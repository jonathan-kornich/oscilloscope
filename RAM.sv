==> flow/design.v <==
module RAM
    #(parameter
    ADDR_WIDTH = 8,
    DATA_WIDTH = 8,
    DEPTH = 256
    ) (
    input  logic                  i_clk,
    input  logic [ADDR_WIDTH-1:0] i_addr,
    input  logic [ADDR_WIDTH-1:0] o_addr,
    input  logic [DATA_WIDTH-1:0] i_data,
    output logic [DATA_WIDTH-1:0] o_data 
    );
    logic [DATA_WIDTH-1:0] memory_array [0:DEPTH-1]; 
    always @ (posedge i_clk) begin
        memory_array[i_addr] <= i_data;
        o_data <= memory_array[o_addr];   
    end
endmodule
From RTL to reports: RAM. What the tools print for RAM, step after step. Lines are those of the file above, counted from 1. Cell names lack the library's common part. The mark - stands for no value.

Top: RAM. Clock input: i_clk. Standard-cell library: sky130hd. Timing corner: tt_025C_1v80.

Elaborated design. Yosys after proc, flatten, opt, wreduce and memory -nomap, before mapping. Enables and synchronous resets that opt folds into registers are not counted as muxes. Memory bits, and registers merged into a memory's read port (data or address), are not among the register bits. Print and check cells are not counted. Equal cells are merged and count once. Memory sizes are those after Yosys's memory passes, which may raise the word count (mostly to a power of two), join words into wider ones and drop unused or constant bits.

The figure for add/sub/neg operators is 0. The entry for div/mod/pow operators reads 0. For multiplexer cells the number is 0. The entry for reductions and logical operators reads 0. The entry for bitwise gates (word level) reads 0. For $mul the number is 0. The entry for shift operators reads 0. For $lt $le $gt $ge the number is 0. The entry for equality and inequality tests reads 0.

The figure for memories kept is 1. Bits in latches: 0. For flip-flop bits (word level) the number is 0. Under bits of input ports stands 25. Under elaborated cells stands 1. Under word width x clocked read ports stands 8. Output and inout port bits: 8. For memory bits (writable) the number is 2048. Bits in read-only memories: 0.

Memory list: memory_array (words 256, width 8, read ports 1, wr ports 1, line 13) `logic [DATA_WIDTH-1:0] memory_array [0:DEPTH-1];`.

Depth. Yosys ltp: most cells in a row. Word level: on the elaborated netlist, between registers, memories and ports. Mapped: between sequential cells and ports; inverters and the memories' decode and read muxes count.

For word-level depth the number is 0. Under ABC_AREA stands 0. Depth in mapped cells: 12.

After synthesis. Yosys stat after the flow's synthesis: flattened, memories mapped to cells. It holds for the ABC_AREA given above (unset counts as 0); a run with the other value may have another netlist. The area totals of this step are shown rounded.

Cell types: edfxtp_1 (number 2048, area in all 6.15E+04 µm²); mux4_2 (number 398, area in all 8.96E+03 µm²); mux2i_1 (number 145, area in all 1.45E+03 µm²); a22oi_1 (number 148, area in all 1.11E+03 µm²); nor2_1 (number 291, area in all 1.09E+03 µm²); mux4_1 (number 30, area in all 788.256 µm²); a21oi_1 (number 76, area in all 380.365 µm²); buf_6 (number 31, area in all 349.085 µm²); o221ai_1 (number 39, area in all 341.578 µm²); clkbuf_1 (number 84, area in all 315.302 µm²); o22ai_1 (number 50, area in all 312.8 µm²); buf_2 (number 50, area in all 250.24 µm²); a211oi_1 (number 32, area in all 240.23 µm²); buf_12 (number 12, area in all 240.23 µm²); mux2_2 (number 20, area in all 225.216 µm²); nor4_1 (number 32, area in all 200.192 µm²); buf_8 (number 13, area in all 195.187 µm²); nand2_1 (number 47, area in all 176.419 µm²).

Not listed: further types 39, cells in them 215.

For mapped cells the number is 3761. Cell area after synthesis: 0.0797 mm². Buffers: 227. For mapped flip-flops the number is 2056.

Worst setup path after synthesis. OpenSTA on the mapped netlist: ideal clock, no wires. The path of least setup slack (recovery checks aside). Input and output delay are each 20% of the period. Register names are those of the netlist, which keeps one name where synthesis merged equal registers.

Path kind: input-to-reg. From: in o_addr[0]. To: reg o_data[6]. The figure for path buffers is 4. The figure for launch time at the first pin is 454 ps. Clock period: 2270 ps. Under path delay stands 1819 ps. For setup time the number is 126 ps. Driving pins on the path: 9. The entry for path slack reads -3 ps. For arrival the number is 2147 ps. The entry for period reached after synthesis reads 2273 ps.

"path delay" is the arrival time less input delay plus setup time. "driving pins on the path" counts driving pins, that of a launching flip-flop among them; a cell with two outputs on the path counts twice. "period reached after synthesis" = period - worst setup slack (recovery checks aside). The figure is calculated, with input and output delays left at 20% of the set period.

Cell sequence: buf_6 > buf_8 > buf_4 > buf_6 > mux4_2 > a221oi_1 > o22ai_1 > nor3_1 > nor4_1.

RTL lines, path after synthesis: start: declaration (line 9) `input  logic [ADDR_WIDTH-1:0] o_addr,`; end: declaration (line 11) `output logic [DATA_WIDTH-1:0] o_data`.

No chain of elaborated cells between the ends is given.

Worst path after layout. Path of least setup slack in the final report of stored run 1 (OpenROAD, finished layout, wires in). Where an end is a register, its clock arrival counts in the times. The report prints the path's times to 10 ps; the period is as set.

Path kind: reg-to-reg. From: mem memory_array[39][6]. To: reg o_data[6]. The figure for launch time at the first pin is 790 ps. The entry for path slack reads -370 ps. The figure for path buffers is 2. Driving pins on the path: 9. For arrival the number is 2790 ps. For setup time the number is 120 ps. Clock period: 1760 ps.

Cell sequence: edfxtp_1 > mux4_2 > mux2_4 > a211oi_2 > buf_4 > a211oi_2 > a211oi_2 > buf_4 > nor4_2.

RTL lines, path after layout: start: declaration (line 13) `logic [DATA_WIDTH-1:0] memory_array [0:DEPTH-1];`; end: declaration (line 11) `output logic [DATA_WIDTH-1:0] o_data`.

No chain of elaborated cells between the ends is given.

Lab notebook: RAM

Stored flow runs of RAM (2 of them; Yosys, OpenROAD, sky130hd). They differ in their settings and are not a sequence. Constraints: input delay and output delay 20% of the set period each, output load 0.01 pF. "reached clock period" = clock period - worst setup slack. The figure is calculated, with input and output delays left at 20% of the set period. The measured numbers are rounded.

Stored run 1 has these settings: period_ns 1.76; CORE_UTILIZATION 52; SETUP_SLACK_MARGIN 0.03; PLACE_DENSITY_LB_ADDON 0.25; CORE_ASPECT_RATIO 1.57; CORE_MARGIN 7; TNS_END_PERCENT 15; CTS_CLUSTER_DIAMETER 59; SLEW_MARGIN 10; MAX_ROUTING_LAYER met4; CAP_MARGIN 20. The post-synthesis cell area is 0.0797 mm². The die area is 0.165 mm². The measured post-route utilization is 0.623. The worst slack on setup checks is -368 ps. The total negative slack on setup checks reads -2620 ps. For the worst-case hold slack the run shows 27 ps. The reached clock period comes to 2128 ps.

Stored run 2 has these settings: period_ns 2.04; CORE_UTILIZATION 16; SETUP_SLACK_MARGIN 0.16; PLACE_DENSITY_LB_ADDON 0.13; CORE_MARGIN 6; CTS_CLUSTER_SIZE 32; CTS_CLUSTER_DIAMETER 123; CAP_MARGIN 40; SLEW_MARGIN 15. The post-synthesis cell area is 0.0797 mm². The die area is 0.515 mm². The measured post-route utilization is 0.202. The worst slack on setup checks is -265 ps. The total negative slack on setup checks reads -1060 ps. For the worst-case hold slack the run shows 493 ps. The reached clock period comes to 2305 ps.
