==> flow/design.v <==
module ADC(
    output logic p_clk,
    output logic p_cs,
    output logic p_in,
    input  logic p_out,
    input  logic       i_clk,
    output logic [9:0] o_data0,
    output logic [9:0] o_data1,
    output logic       o_done
    );
    assign p_clk = i_clk;
    logic channel;
    logic [0:3] code = {2'b11, channel, 1'b1};
    logic [4:0] counter;
    always @ (negedge i_clk) begin
        counter <= counter + 1;
    end
    always @ (negedge i_clk) begin
        if (counter == 31)
            p_cs <= 1'b1;
        else
            p_cs <= 1'b0;
    end
    always @ (negedge i_clk) begin
        if (counter == 31)
            channel <= ~channel;
    end
    always @ (negedge i_clk) begin
        if (counter < 4)
            p_in <= code[counter];
        else
            p_in <= 1'b0;
    end
    logic [9:0] data;
    always @ (posedge i_clk) begin
        if ((6 <= counter) && (counter < 16)) begin
            data[9:1] <= data[8:0];
            data[0] <= p_out;
        end
    end
    always @ (negedge i_clk) begin
        if (counter == 15) begin
            if (channel == 0)
                o_data0 <= data;
            else
                o_data1 <= data;
            o_done <= 1'b1;
        end
    end
    always @ (negedge i_clk) begin
        if (counter == 16) begin
            o_done <= 1'b0;
        end
    end
endmodule
== Reports on ADC ==
Tool output for the design above, in the order of the flow.
Line numbers count from 1 in the design file above.
Library cell names are shortened.
The mark n/a stands for no value.
Design
  top: ADC
  clock input: i_clk
  cell library: sky130hd
  library corner: tt_025C_1v80

== Word-level counts ==
Source: Yosys, flattened and elaborated, memories not mapped. Widths are those after wreduce. Registers that Yosys merges into a memory's read port (data or address) are not register bits. Print and check cells do not count. Equal cells are merged and count once.
Storage and ports
  bits in read-only memories: 0
  output and inout port bits: 24
  memories kept: 0
  cells after elaboration: 21
  word width x clocked read ports: 0
  memory bits (writable): 0
  bits in latches: 0
  bits in registers: 38
  input bits: 2
Cells by class
  div/mod/pow operators: 0
  $lt $le $gt $ge: 3
  multiply operators: 0
  multiplexer cells: 1
  shift-type cells: 1
  bitwise operators: 1
  $add $sub $neg: 2
  reduce/logical cells: 3
  equality and inequality tests: 2
Operators with widths (number)
  2-bit by 5-bit subtractor with 6-bit output with constant A: 1
  4-bit by 6-bit indexed select with 1-bit output: 1
  3-bit by 5-bit <= comparator with 1-bit output with constant A: 1
  5-bit by 1-bit adder with 5-bit output with constant B: 1
  5-bit by 3-bit less-than comparator with 1-bit output with constant B: 1
  5-bit by 4-bit == test with 1-bit output with constant B: 1
  5-bit less-than comparator with constant B: 1
  5-bit == test with constant B: 1
  2-bit AND reduction: 2
  1-bit logical AND: 1
  1-bit NOT: 1
  1-bit two-way mux: 1

== Depth ==
Depth = most cells in a row (Yosys ltp): at word level without a register or memory, in the mapped netlist without a sequential cell, where the memories' decode and read muxes count.
Logic depth
  depth in word-level cells: 2
  ABC_AREA: 1
  mapped depth: 6
  depth with buffers taken out: 6

== Mapped cells and area ==
Source: synth_stat.txt of the flow (Yosys; design flattened, memories mapped). It holds for the ABC_AREA given above (unset counts as 0); a run with the other value may have another netlist.
Totals and module areas in this step are rounded.
Synthesis totals
  chip area (Yosys): 1280 um2
  mapped flip-flops: 38
  sequential part of the area: 1071 um2
  standard cells after synthesis: 75
Cells by type
  edfxtp_1: number 31, total area 930.893 um2
  dfxtp_1: number 7, total area 140.134 um2
  ha_1: number 6, total area 75.072 um2
  inv_1: number 10, total area 37.536 um2
  nand2_1: number 8, total area 30.029 um2
  nor2_1: number 6, total area 22.522 um2
  buf_4: number 2, total area 15.014 um2
  xor2_1: number 1, total area 8.758 um2
  nor2_2: number 1, total area 6.256 um2
  nand3_1: number 1, total area 5.005 um2
  o21ai_0: number 1, total area 5.005 um2
  conb_1: number 1, total area 3.754 um2

Hand-over note for ADC

Module ADC, platform sky130hd: 2 stored runs of the flow (Yosys, OpenROAD) with differing settings, in no particular order. Input and output delays are each 20% of the period that was set; the output load is 0.01 pF.
"total power of the final layout" is the tool's figure for a default switching activity; nothing was simulated.
Results are given in rounded form.

==> flow run A: settings <==
{ "period_ns": 2.72, "CORE_UTILIZATION": 35, "SETUP_SLACK_MARGIN": -0.16, "PLACE_DENSITY_LB_ADDON": 0.26, "CELL_PAD_IN_SITES_DETAIL_PLACEMENT": 1, "ABC_AREA": 1, "CTS_CLUSTER_DIAMETER": 391, "CAP_MARGIN": 20, "SLEW_MARGIN": 25, "MIN_ROUTING_LAYER": "met2", "CORE_MARGIN": 2 }
==> flow run A: results <==
utilization of the finished layout: 49.3 %
worst setup slack after layout: -0.224 ns
die area: 4157 um2
total negative setup slack: -4.405 ns
cell area after synthesis: 1280 um2
total power of the final layout: 0.00126 W

==> flow run B: settings <==
{ "period_ns": 4.46, "CORE_UTILIZATION": 22, "PLACE_DENSITY": 0.42, "HOLD_SLACK_MARGIN": 0.19, "CORE_ASPECT_RATIO": 1.23, "CORE_MARGIN": 2, "CELL_PAD_IN_SITES_DETAIL_PLACEMENT": 2, "ABC_AREA": 1, "GPL_TIMING_DRIVEN": 0, "CTS_CLUSTER_SIZE": 54, "MAX_ROUTING_LAYER": "met5", "CAP_MARGIN": 20, "SLEW_MARGIN": 20 }
==> flow run B: results <==
utilization of the finished layout: 33.6 %
worst setup slack after layout: 0.059 ns
die area: 6448 um2
total negative setup slack: 0.000 ns
cell area after synthesis: 1280 um2
total power of the final layout: 0.0008213 W

End of note.
