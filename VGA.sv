==> flow/design.v <==
module VGA(
    input  logic        i_clk,
    input  logic        i_pixel_clk,
    input  logic [11:0] i_color,
    output logic        o_h_sync,
    output logic        o_v_sync,
    output logic [9:0]  o_coord_x,
    output logic [8:0]  o_coord_y,
    output logic [3:0]  o_vga_r,
    output logic [3:0]  o_vga_g,
    output logic [3:0]  o_vga_b
    );
    localparam d_H_ACTIVE      = 640;
    localparam d_H_FRONT_PORCH = 16;
    localparam d_H_SYNC        = 96;
    localparam d_H_BACK_PORCH  = 48;
    localparam d_H_BLANKING    = d_H_FRONT_PORCH + d_H_SYNC + d_H_BACK_PORCH;
    localparam d_H_TOTAL       = d_H_ACTIVE + d_H_BLANKING;
    localparam d_V_ACTIVE      = 480;
    localparam d_V_FRONT_PORCH = 10;
    localparam d_V_SYNC        = 2;
    localparam d_V_BACK_PORCH  = 33;
    localparam d_V_BLANKING    = d_V_FRONT_PORCH + d_V_SYNC + d_V_BACK_PORCH;
    localparam d_V_TOTAL       = d_V_ACTIVE + d_V_BLANKING;
    logic coord_x_lim = (o_coord_x == d_H_TOTAL);
    logic coord_y_lim = (o_coord_y == d_V_TOTAL);
    always @ (posedge i_pixel_clk) begin
        if (coord_x_lim) o_coord_x <= 0;
        else             o_coord_x <= o_coord_x + 1;
    end
    always @ (posedge i_pixel_clk) begin
        if (coord_x_lim) begin
            if (coord_y_lim) o_coord_y <= 0;
            else             o_coord_y <= o_coord_y + 1;
        end
    end
    logic h_sync, v_sync;
    always @ (posedge i_pixel_clk) begin
        h_sync <= (o_coord_x > d_H_ACTIVE + d_H_FRONT_PORCH) &&
                  (o_coord_x < d_H_ACTIVE + d_H_FRONT_PORCH + d_H_SYNC);
        v_sync <= (o_coord_y > d_V_ACTIVE + d_V_FRONT_PORCH) &&
                  (o_coord_y < d_V_ACTIVE + d_V_FRONT_PORCH + d_V_SYNC);
    end
    assign {o_h_sync, o_v_sync} = ~{h_sync, v_sync};
    logic active;
    always @ (posedge i_pixel_clk) begin
        active <= (o_coord_x < d_H_ACTIVE) &&
                  (o_coord_y < d_V_ACTIVE);
    end
    always @ (posedge i_pixel_clk) begin
        if (active) {o_vga_r, o_vga_g, o_vga_b} <= i_color;
        else        {o_vga_r, o_vga_g, o_vga_b} <= 12'h000;
    end
endmodule
## Reports on VGA

The steps from the RTL of VGA to its reports follow in flow order.
Line numbers count from 1 in the design file above.
Operators: Yosys type, input widths -> output width; for muxes data width and select width s.
Library cell names are shortened.
A cell with n/a has no value.

| set-up | value |
|---|---|
| top module | VGA |
| clock input | i_pixel_clk |
| standard-cell library | sky130hd |
| corner | tt_025C_1v80 |

## After elaboration

Counts by Yosys on the flattened word-level netlist (proc, flatten, opt, wreduce; memories kept). Register bits leave out memories and registers merged into their read ports (data or address); mux counts leave out enables and synchronous resets folded into registers. Print and check cells are left out. Cells with the same type and inputs are merged into one.

| cells by class | value |
|---|---|
| add/sub/neg operators | 2 |
| magnitude comparators | 6 |
| eq/ne operators | 1 |
| bitwise operators | 1 |
| reductions and logical operators | 3 |

Operators by type and width:

| cell | count |
|---|---|
| $lt 10x10->1 const B | 2 |
| $lt 9x9->1 const B | 2 |
| $add 10x1->10 const B | 1 |
| $gt 10x10->1 const B | 1 |
| $eq 10x10->1 const B | 1 |
| $add 9x1->9 const B | 1 |
| $gt 9x9->1 const B | 1 |
| $logic_and 1x1->1 | 3 |
| $not 2->2 | 1 |

| word-level totals | value |
|---|---|
| bits in registers | 34 |
| bits of input ports | 14 |
| cells after elaboration | 21 |

## Longest topological paths

Yosys ltp: most cells in a row. Word level: on the elaborated netlist, between registers, memories and ports. Mapped: between sequential cells and ports; inverters and the memories' decode and read muxes count.

| depth | value |
|---|---|
| word-level depth | 2 |
| ABC_AREA | 0 |
| gate-level depth with buffers | 6 |

## Netlist

Source: synth_stat.txt of the flow (Yosys; design flattened, memories mapped). It holds for the ABC_AREA given above (unset counts as 0); a run with the other value may have another netlist.
The area totals of this step are shown rounded.

| synthesis totals | value |
|---|---|
| cells in the netlist | 117 |
| cell area after synthesis | 1300 um^2 |
| flip-flop cells | 34 |
| buffer cells | 3 |

Cells by type:

| type | count |
|---|---|
| dfxtp_1 | 25 |
| edfxtp_1 | 9 |
| and2_1 | 13 |
| xnor2_1 | 6 |
| xor2_1 | 6 |
| ha_1 | 4 |
| inv_1 | 10 |
| nand3_1 | 7 |
| nor2_1 | 7 |
| nand4_1 | 4 |
| a21oi_1 | 3 |
| o21ai_0 | 3 |
| nand4_2 | 1 |
| or3_1 | 2 |
| nand2_1 | 3 |
| or4_4 | 1 |
| nor4bb_1 | 1 |
| a21oi_2 | 1 |

Not listed: further types 11, cells in them 11.

## Worst setup path after synthesis

Path of least setup slack by OpenSTA after synthesis, without wires, with an ideal clock, recovery checks aside; 20% of the period is set as input and as output delay. Where synthesis merged equal registers, the netlist keeps one of their names.

| path post-synthesis | value |
|---|---|
| path type | register to register |
| start | register o_coord_x[0] |
| end | register o_coord_y[0] |
| period | 1.58 ns |
| library setup time | 0.325 ns |
| arrival time | 1.202 ns |
| data required time | 1.255 ns |
| setup slack | 0.053 ns |
| path delay | 1.527 ns |
| stages | 6 |
| buffers on the path | 1 |
| synthesis period reached | 1.527 ns |

"path delay" is the arrival time less input delay plus setup time.
"stages": output pins that drive a net of the path, with the launching flip-flop's if there is one; two outputs of one cell count as two.
"synthesis period reached" = period - worst setup slack (recovery checks aside). The figure is calculated, with input and output delays left at 20% of the set period.
The rows between start and end are the longest chain of elaborated cells between them; the timing report does not say that the signal goes this way. Where chains are equally long, one stands for them.
Each line given opens the expression or statement behind the cell; cells for indexed reads and writes are added by Yosys, which also makes memories of some case tables.

| on the way, post-synthesis | value |
|---|---|
| path through | dfxtp_1 -> inv_1 -> ha_1 -> nor4b_1 -> and3_1 -> buf_2 |
| cells in the longest elaborated chain | 1 |

RTL lines, path post-synthesis:

| element | line | source |
|---|---|---|
| from (decl) | 7 | `output logic [9:0]  o_coord_x,` |
| from (assign) | 28 | `if (coord_x_lim) o_coord_x <= 0;` |
| from (assign) | 29 | `else             o_coord_x <= o_coord_x + 1;` |
| $eq 10x10->1 | 25 | `logic coord_x_lim = (o_coord_x == d_H_TOTAL);` |
| to (assign) | 33 | `if (coord_y_lim) o_coord_y <= 0;` |
| to (assign) | 34 | `else             o_coord_y <= o_coord_y + 1;` |
| to (decl) | 8 | `output logic [8:0]  o_coord_y,` |

## Timing after layout

Path of least setup slack in the final report of job 1 (OpenROAD, finished layout, wires in). Where an end is a register, its clock arrival counts in the times.

| path after layout | value |
|---|---|
| path type | register to output |
| start | register o_coord_x[4] |
| end | output o_coord_x[4] |
| period | 2.25 ns |
| arrival time | 1.42 ns |
| data required time | 1.80 ns |
| setup slack | 0.38 ns |
| stages | 2 |
| buffers on the path | 1 |

| on the way, after layout | value |
|---|---|
| path through | dfxtp_1 -> clkdlybuf4s50_1 |
| cells in the longest elaborated chain | 0 |

RTL lines, path after layout:

| element | line | source |
|---|---|---|
| from (decl) | 7 | `output logic [9:0]  o_coord_x,` |
| from (assign) | 28 | `if (coord_x_lim) o_coord_x <= 0;` |
| from (assign) | 29 | `else             o_coord_x <= o_coord_x + 1;` |
| to (decl) | 7 |  |

Flow measurements of VGA on sky130hd: 2 stored runs with different settings, listed in no order. Input and output delays are each 20% of the period that was set; the output load is 0.01 pF.
"period reached": clock period set for the run, less the worst setup slack. It is reckoned from that one timing run; input and output delays stay at 20% of the period that was set.
Values from the reports are rounded here.
A setting shown as - is not set for that run.

| run name | period_ns | CAP_MARGIN | CORE_MARGIN | CORE_UTILIZATION | SLEW_MARGIN | PLACE_DENSITY | CORE_ASPECT_RATIO | CTS_CLUSTER_DIAMETER | MIN_ROUTING_LAYER | post-route setup TNS (ns) | period reached (ns) | worst hold slack (ns) | synthesized cell area (um^2) | die size (um^2) | utilization of the finished layout (%) | standard-cell area after layout (um^2) | lowest setup slack (ns) |
|---|---|---|---|---|---|---|---|---|---|---|---|---|---|---|---|---|---|
| job 1 | 2.25 | 20 | 2 | 40 | 20 | - | - | - | - | 0.000 | 1.865 | 0.520 | 1300 | 3720 | 60.3 | 1860 | 0.385 |
| job 2 | 1.3 | 15 | 2 | 49 | 20 | 0.52 | 1.88 | 71 | met1 | -0.714 | 1.369 | 0.535 | 1300 | 3100 | 84.7 | 2120 | -0.069 |
